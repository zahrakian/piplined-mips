==> flow/design.v <==
`timescale 1ns / 1ps
module control_unit_decode(OpCode, RegDst, ALUSrc, MemToReg, RegWrite, MemRead, MemWrite, Branch, ALUOp);
	input [2:0] OpCode;
	output RegDst, ALUSrc, MemToReg, RegWrite, MemRead, MemWrite, Branch;
	output [1:0] ALUOp;
	wire [8:0] out;
	assign out = OpCode == 3'b000 ? 9'b100100000 :
					 OpCode == 3'b100 ? 9'b011110011 :
					 OpCode == 3'b101 ? 9'b010001011 :
					 OpCode == 3'b111 ? 9'b010100011 :
					 OpCode == 3'b110 ? 9'b000000101 :
					 OpCode == 3'b001 ? 9'b010100010 : 9'bxxxxxxxxx;
	assign RegDst   = out[8];
	assign ALUSrc	 = out[7];
	assign MemToReg = out[6];
	assign RegWrite = out[5];
	assign MemRead  = out[4];
	assign MemWrite = out[3];
	assign Branch	 = out[2];
	assign ALUOp 	 = out[1:0];
endmodule
`timescale 1ns / 1ps
module decode_stage(
	input clk,
	input [15:0] instruction, regfile_write_data,
	input [2:0] regfile_write_register,
	input RegWrite_out,
	output [15:0] regfile_read_data_1, regfile_read_data_2, sign_extended_output,
	output [2:0] rt, rd,
	output [1:0] ALUOp,
	output RegDst, ALUSrc, MemToReg, RegWrite, MemRead, MemWrite, Branch
	);
	assign rt = instruction[9:7];
	assign rd = instruction[6:4];
	register_file reg_file_module (
    .input_reg_file_read_1(instruction[12:10]), 
    .input_reg_file_read_2(instruction[9:7]), 
    .write_reg(regfile_write_register), 
    .reg_file_write_data(regfile_write_data), 
    .clk(clk), 
    .RegWrite(RegWrite_out), 
    .regfile_read_data_1(regfile_read_data_1), 
    .regfile_read_data_2(regfile_read_data_2)
    );
	sign_extended sign_extend_module (
    .sign_extend_input(instruction[6:0]), 
    .sign_extend_output(sign_extended_output)
    );
	control_unit_decode control_unit (
    .OpCode(instruction[15:13]), 
    .RegDst(RegDst), 
    .ALUSrc(ALUSrc), 
    .MemToReg(MemToReg), 
    .RegWrite(RegWrite), 
    .MemRead(MemRead), 
    .MemWrite(MemWrite), 
    .Branch(Branch), 
    .ALUOp(ALUOp)
    );
endmodule
`timescale 1ns / 1ps
module register_file(
	input [2:0] input_reg_file_read_1, input_reg_file_read_2, write_reg,
	input [15:0] reg_file_write_data,
	input clk, RegWrite,
	output [15:0] regfile_read_data_1, regfile_read_data_2
    );
	reg [15:0] regfile [7:0];
	initial 
	begin
		regfile[0] = 16'h0000;
		regfile[1] = 16'h0001;
		regfile[2] = 16'h0002;
		regfile[3] = 16'h0003;
		regfile[4] = 16'h0004;
		regfile[5] = 16'h0005;
		regfile[6] = 16'h0006;
		regfile[7] = 16'h0007;
	end
	always@(posedge clk)
	begin
		if (RegWrite && (write_reg != 0))
		begin
			regfile[write_reg] = reg_file_write_data;
		end
	end
	assign regfile_read_data_1[15:0] = regfile[input_reg_file_read_1];
	assign regfile_read_data_2[15:0] = regfile[input_reg_file_read_2];	
endmodule
`timescale 1ns / 1ps
module sign_extended(
	input [6:0] sign_extend_input,
	output reg [15:0] sign_extend_output
    );
	always@(sign_extend_input)
	begin
		sign_extend_output <= {{9{sign_extend_input[6]}} ,sign_extend_input};
	end
endmodule
* Tool chain data of decode_stage
The steps from the RTL of decode_stage to its reports follow in flow order.
Line numbers count from 1 in the design file above.
Operators carry their Yosys type and port widths (W data, S select, Z words).
Library cell names are shortened.
A cell with -- has no value.
- Design top :: decode_stage
- Clock :: clk
- Cell library :: sky130hd
- Corner :: tt_025C_1v80

* Word-level counts
Source: Yosys, flattened and elaborated, memories not mapped. Widths are those after wreduce; folded enables and synchronous resets count as part of the registers. Registers that Yosys merges into a memory's read port (data or address) are not register bits. Print and check cells do not count. Equal cells are merged and count once.
Yosys's memory passes give these memory sizes; they may raise the number of words (mostly to a power of two), join words into wider ones and drop unused or constant bits.
- Memories :: 1
- Input bits :: 37
- Memory bits (writable) :: 128
- Output and inout port bits :: 63
- Word-level cells :: 18
- Register bits :: 0
** Memories
- reg_file_module.regfile :: depth 8, bits a word 16, read ports 2, write ports 1, line 68 : reg [15:0] regfile [7:0];
- Reductions and logical operators :: 3
- Equal/unequal tests :: 5
- Muxes and demuxes :: 9
** Operators with widths (number)
- $mux W9 :: 6
- $mux W16 :: 1
- $eq A3 B3 Y1 const B :: 4
- $eq A3 B1 Y1 const B :: 1
- $logic_not A3 Y1 :: 1
- $reduce_bool A3 Y1 :: 1
- $mux W3 :: 1
- $logic_and A1 B1 Y1 :: 1
- $mux W1 :: 1

* Depth
Yosys ltp: most cells in a row. Word level: on the elaborated netlist, between registers, memories and ports. Mapped: between sequential cells and ports; inverters and the memories' decode and read muxes count.
- Depth in word-level cells :: 7
- ABC_AREA :: 0
- Mapped depth :: 4
- Gate-level depth less buffers :: 2

* Mapped cells and area
Yosys stat after the flow's synthesis: flattened, memories mapped to cells. It holds for the ABC_AREA given above (unset counts as 0); a run with the other value may have another netlist.
** Cell types
- edfxtp_1 :: number 128, area in all 3.84E+03 µm²
- mux4_1 :: number 56, area in all 1.47E+03 µm²
- mux2_2 :: number 32, area in all 360.346 µm²
- buf_4 :: number 24, area in all 180.173 µm²
- mux4_2 :: number 8, area in all 180.173 µm²
- buf_6 :: number 8, area in all 90.086 µm²
- nand2b_1 :: number 4, area in all 25.024 µm²
- nor2_1 :: number 6, area in all 22.522 µm²
- buf_1 :: number 5, area in all 18.768 µm²
- and3b_1 :: number 2, area in all 17.517 µm²
- clkbuf_1 :: number 4, area in all 15.014 µm²
- nand2_1 :: number 3, area in all 11.261 µm²
- clkbuf_2 :: number 2, area in all 10.01 µm²
- nor3_1 :: number 2, area in all 10.01 µm²
- xnor2_1 :: number 1, area in all 8.758 µm²
- xor2_1 :: number 1, area in all 8.758 µm²
- nor3b_1 :: number 1, area in all 7.507 µm²
- conb_1 :: number 1, area in all 3.754 µm²
- Cells in the netlist :: 288
- Mapped flip-flops :: 128
- Buffer cells :: 43
- Area of sequential cells :: 3843.7 µm²
- Cell area after synthesis :: 6284.8 µm²
The figures by module come from a second, unflattened synthesis with its own total; it is not the netlist above.
- Cell total of the unflattened synthesis :: 288
- Area (unflattened synthesis) :: 6287.3 µm²
Rows give one instance, submodules left out.
** By module
- register_file :: sequential area 3843.7 µm², instances 1, area 6043.3 µm², cells 255
- sign_extended :: sequential area 0.0 µm², instances 1, area 120.1 µm², cells 16
- control_unit_decode :: sequential area 0.0 µm², instances 1, area 78.8 µm², cells 11
- decode_stage :: sequential area 0.0 µm², instances 1, area 45.0 µm², cells 6

* Worst setup path after synthesis
Path of least setup slack by OpenSTA after synthesis, without wires, with an ideal clock, recovery checks aside; 20% of the period is set as input and as output delay. Where synthesis merged equal registers, the netlist keeps one of their names.
- Kind :: input to output
- Start :: in instruction[10]
- End :: out regfile_read_data_1[1]
- Period :: 2.87 ns
- Setup slack :: 0.650 ns
- External output delay :: 0.574 ns
- Delay of the path :: 1.072 ns
- Data arrival time :: 1.646 ns
- Time at the first pin :: 0.574 ns
- External input delay :: 0.574 ns
- Path buffers :: 2
- Stages on the path :: 4
- Data required time :: 2.296 ns
- Period reached after synthesis :: 2.22 ns
"delay of the path" is the arrival time less input delay plus setup time.
A path that ends at an output port has no setup time.
"stages on the path" counts driving pins, that of a launching flip-flop among them; a cell with two outputs on the path counts twice.
"period reached after synthesis" is the clock period less the worst setup slack; recovery checks do not enter. This is arithmetic on one report: input and output delays are still those of the set period (20% each).
Between the ends stands the longest chain of elaborated cells between them, by number of cells; it is not shown to be the way that was timed. Of several equally long chains one is given.
Each line given opens the expression or statement behind the cell; cells for indexed reads and writes are added by Yosys, which also makes memories of some case tables.
A memory read counts as a cell of the chain, while the word-level depth stops at memories.
- Path through :: buf_6 > buf_6 > mux4_1 > mux2_2
- Cells in the longest elaborated chain :: 1
- Elaborated cells on any way between the ends :: 1
- Source lines of those cells :: 1
- Classes of those cells :: memory: 1
** RTL lines, path after synthesis
- start: declaration :: line 25 : input [15:0] instruction, regfile_write_data,
- $mem_v2 Z8 W16 :: line 68 : reg [15:0] regfile [7:0];
- end: declaration :: line 28 : output [15:0] regfile_read_data_1, regfile_read_data_2, sign_extended_output,

* Path in the finished layout
From the final timing report of flow run 1: the path of least setup slack in the routed layout; clock arrival at registers is part of the times.
- Kind :: register to output
- Start :: mem reg_file_module.regfile[0][9]
- End :: out regfile_read_data_1[9]
- Time at the first pin :: 0.41 ns
- Data arrival time :: 1.75 ns
- Stages on the path :: 4
- External output delay :: 0.34 ns
- Setup slack :: -0.39 ns
- Period :: 1.7 ns
- Data required time :: 1.36 ns
- Path buffers :: 1
Between the ends stands the longest chain of elaborated cells between them, by number of cells; it is not shown to be the way that was timed. Of several equally long chains one is given.
A memory read counts as a cell of the chain, while the word-level depth stops at memories.
- Path through :: edfxtp_1 > mux4_2 > mux2_4 > buf_6
- Cells in the longest elaborated chain :: 1
- Elaborated cells on any way between the ends :: 1
- Source lines of those cells :: 1
- Classes of those cells :: memory: 1
** RTL lines, path after layout
- start: declaration :: line 68 : reg [15:0] regfile [7:0];
- $mem_v2 Z8 W16 :: line 68
- end: declaration :: line 28 : output [15:0] regfile_read_data_1, regfile_read_data_2, sign_extended_output,

# Flow runs of decode_stage

Below are 2 stored runs of the flow (Yosys, OpenROAD; platform sky130hd) on decode_stage, each with its settings and what was measured, unordered. Constraints: input delay and output delay 20% of the set period each, output load 0.01 pF.
"power consumption" rests on the timing tool's default activity at the inputs, not on a simulated workload.

** Flow run 1
- Settings :: period_ns=1.7; CORE_UTILIZATION=36; PLACE_DENSITY_LB_ADDON=0.08; HOLD_SLACK_MARGIN=0.03; CORE_ASPECT_RATIO=0.8; CTS_CLUSTER_DIAMETER=206; SLEW_MARGIN=20; MIN_ROUTING_LAYER=met2; CAP_MARGIN=20; CORE_MARGIN=2
- Cell area after synthesis :: 6284.8 µm²
- Die footprint :: 18537.8 µm²
- Standard-cell area of the final layout :: 8062.7 µm²
- Worst setup slack after layout :: -0.389 ns
- Total negative slack :: -10.622 ns
- Worst-case hold slack :: 0.652 ns
- Power consumption :: 8100 uW

** Flow run 2
- Settings :: period_ns=2.08; CORE_UTILIZATION=34; CAP_MARGIN=20; CORE_MARGIN=2; SLEW_MARGIN=20
- Cell area after synthesis :: 6284.8 µm²
- Die footprint :: 19588.8 µm²
- Standard-cell area of the final layout :: 8204.1 µm²
- Worst setup slack after layout :: -0.061 ns
- Total negative slack :: -0.619 ns
- Worst-case hold slack :: 0.736 ns
- Power consumption :: 6389 uW
